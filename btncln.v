==> flow/design.v <==
module btncln(
    input clock,
    input reset,
    input raw,
    output clean
    );
    wire found_re;
    r_e_d risingedge(.clock(clock),.reset(reset),.raw(raw),.found_re(found_re));
    pulse_generator #(4095) pulse_generator(.clock(clock),.reset(reset),.raw(raw),.found_re(found_re),.clean(clean));
endmodule
module pulse_generator #(parameter COUNT = 4095)	 
		  (input  clock,		 
	       input  reset,		 
	       input  found_re,		 
	       input  raw,			 
	       output clean			 
	       );
   reg [11:0] counter;	 
   wire pulse; 			 
   always @ (posedge clock)
    begin
		if (reset) counter <= 12'd0; 						 
		else	
		if (counter != 12'd0) counter <= counter - 12'd1;	 
		else
			if (found_re) counter <= COUNT;					 
			else counter <= counter;						 
	end
	assign pulse = (counter == 12'd1); 	 
   assign clean = (raw && pulse);		 
endmodule
module r_e_d(input  clock,   
        input reset,         
        input  raw,          
        output found_re      
        );
   reg currentInput, prevInput;        
    always @ (posedge clock)   
        if (reset) 
            begin
                currentInput <= 1'd0; 
                prevInput <= 1'd0 ;
            end
        else 
            begin
                currentInput <= raw;         
                prevInput<=currentInput;     
            end 
    assign found_re=(currentInput && !prevInput);    
endmodule
== From RTL to reports: btncln ==
Tool output for the design above, in the order of the flow.
Lines are those of the file above, counted from 1.
Operators carry their Yosys type and port widths (W data, S select, Z words).
Cell names lack the library's common part.
The mark - stands for no value.
Inputs
  top: btncln
  clock: clock
  standard-cell library: sky130hd
  timing corner: tt_025C_1v80

== Elaborated design ==
Source: Yosys, flattened and elaborated, memories not mapped. Widths are those after wreduce. Registers that Yosys merges into a memory's read port (data or address) are not register bits. Print and check cells do not count. Equal cells are merged and count once.
Bit counts
  flip-flop bits (word level): 14
  output and inout bits: 1
  elaborated cells: 12
Operators by class
  add/sub/neg operators: 1
  equal/unequal tests: 1
  muxes and demuxes: 2
  reduce/logical cells: 5
Operators with widths (count)
  $mux W12: 2
  $sub A12 B1 Y12 const B: 1
  $eq A12 B1 Y1 const B: 1
  $reduce_bool A12 Y1: 1
  $logic_and A1 B1 Y1: 2
  $reduce_bool A2 Y1: 1
  $logic_not A1 Y1: 1

== Depth ==
Yosys ltp: most cells in a row. Word level: on the elaborated netlist, between registers, memories and ports. Mapped: between sequential cells and ports; inverters and the memories' decode and read muxes count.
Logic depth
  word-level depth: 4
  ABC_AREA: 1
  depth in mapped cells: 9
  gate-level depth less buffers: 9

== Mapped cells and area ==
Yosys stat after the flow's synthesis: flattened, memories mapped to cells. It holds for the ABC_AREA given above (unset counts as 0); a run with the other value may have another netlist.
The area totals of this step are shown rounded.
Cell types (count)
  dfxtp_1: 14
  nand2_1: 34
  nor2_1: 30
  nand3_1: 12
  inv_1: 15
  ha_1: 3
  nand4_1: 5
  o21ai_0: 4
  or2_2: 3
  nand3_4: 1
  buf_6: 1
  nor2_4: 1
  a21oi_1: 2
  inv_2: 2
  and3_1: 1
  nand2_2: 1
  nor2_2: 1
  or2_1: 1
  clkbuf_1: 1
Synthesis totals
  cell count: 132
  mapped area: 831 um2
  sequential area: 280 um2
  mapped flip-flops: 14
  buffers: 2

== Worst setup path after synthesis ==
Path of least setup slack by OpenSTA after synthesis, without wires, with an ideal clock, recovery checks aside; 20% of the period is set as input and as output delay. Where synthesis merged equal registers, the netlist keeps one of their names.
Timing post-synthesis
  kind: register to register
  start point: reg pulse_generator.counter[0]
  end point: reg pulse_generator.counter[8]
  period: 1.87 ns
  library setup time: 0.128 ns
  launch time at the first pin: 0.000 ns
  data arrival time: 1.296 ns
  slack: 0.446 ns
  delay of the path: 1.424 ns
  stages: 10
  synthesis period reached: 1.424 ns
"delay of the path" is the arrival time less input delay plus setup time.
"stages" counts driving pins, that of a launching flip-flop among them; a cell with two outputs on the path counts twice.
"synthesis period reached" is the clock period less the worst setup slack; recovery checks do not enter. This is arithmetic on one report: input and output delays are still those of the set period (20% each).
The rows between start and end are the longest chain of elaborated cells between them; the timing report does not say that the signal goes this way. Where chains are equally long, one stands for them.
Each line given opens the expression or statement behind the cell; cells for indexed reads and writes are added by Yosys, which also makes memories of some case tables.
A register here has more assigning lines than the two given.
On the way, post-synthesis
  cell sequence: dfxtp_1 -> inv_1 -> ha_1 -> nand2_2 -> inv_2 -> nand3_4 -> or2_1 -> buf_6 -> nand2_1 -> nor2_1
  length of the longest elaborated chain: 2
Ends and longest elaborated chain, post-synthesis
  start: declaration: RTL line 18  | reg [11:0] counter;
  start: assignment: RTL line 24  | if (counter != 12'd0) counter <= counter - 12'd1;
  start: assignment: RTL line 27  | else counter <= counter;
  $sub A12 B1 Y12: RTL line 24
  $mux W12: RTL line 24
  end: assignment: RTL line 24
  end: assignment: RTL line 27
  end: declaration: RTL line 18

== Path in the finished layout ==
From the final timing report of record 1: the path of least setup slack in the routed layout; clock arrival at registers is part of the times.
Timing post-layout
  kind: input to output
  start point: in raw
  end point: out clean
  period: 2.29 ns
  external input delay: 0.46 ns
  launch time at the first pin: 0.46 ns
  data arrival time: 1.72 ns
  slack: 0.12 ns
  stages: 4
The rows between start and end are the longest chain of elaborated cells between them; the timing report does not say that the signal goes this way. Where chains are equally long, one stands for them.
On the way, post-layout
  cell sequence: clkdlybuf4s50_1 -> nand3_1 -> nor2_1 -> clkdlybuf4s50_1
  length of the longest elaborated chain: 1
Ends and longest elaborated chain, post-layout
  start: declaration: RTL line 4  | input raw,
  $logic_and A1 B1 Y1: RTL line 30  | assign clean = (raw && pulse);
  end: declaration: RTL line 5  | output clean

Lab notebook: btncln

Measured results for btncln: 2 stored runs of the Yosys and OpenROAD flow on sky130hd. The settings differ; the order carries no meaning. The constraints put input and output delay at 20% of the set period each and load the outputs with 0.01 pF.
By "clock period achieved" is meant the clock period of the run minus its worst setup slack. This is arithmetic on one report: input and output delays are still those of the set period (20% each).
"critical setup path time" is the time allowed to the run's worst setup path (the clock period less input and output delay, where it has them) less its slack. Clock arrival times count: a late capture clock shortens it, a late launch clock lengthens it.
"total power after layout" rests on the timing tool's default activity at the inputs, not on a simulated workload.
Values from the reports are rounded here.

==> record 1: settings <==
{ "period_ns": 2.29, "CORE_UTILIZATION": 17, "PLACE_DENSITY_LB_ADDON": 0.2, "CELL_PAD_IN_SITES_GLOBAL_PLACEMENT": 1, "ABC_AREA": 1, "CAP_MARGIN": 5, "SLEW_MARGIN": 30, "CORE_MARGIN": 2 }
==> record 1: results <==
clock period achieved: 2.174 ns
critical setup path time: 1.26 ns
critical path type: input to output
total negative slack: 0.000 ns
setup slack of the worst path: 0.116 ns
worst hold slack after layout: 0.425 ns
utilization in the final report: 20.7 %
die footprint: 5,460 um2
total power after layout: 1,390 µW
std-cell area (final layout): 978 um2
area of the synthesized netlist: 831 um2

==> record 2: settings <==
{ "period_ns": 1.11, "CORE_UTILIZATION": 29, "SETUP_SLACK_MARGIN": 0.09, "PLACE_DENSITY": 0.93, "HOLD_SLACK_MARGIN": 0.29, "CTS_CLUSTER_SIZE": 18, "SLEW_MARGIN": 20, "CAP_MARGIN": 20, "CORE_MARGIN": 2 }
==> record 2: results <==
clock period achieved: 1.771 ns
critical setup path time: 1.77 ns
critical path type: register to register
total negative slack: -7.46 ns
setup slack of the worst path: -0.661 ns
worst hold slack after layout: 0.499 ns
utilization in the final report: 51.6 %
die footprint: 2,920 um2
total power after layout: 4,100 µW
std-cell area (final layout): 1,260 um2
area of the synthesized netlist: 727 um2
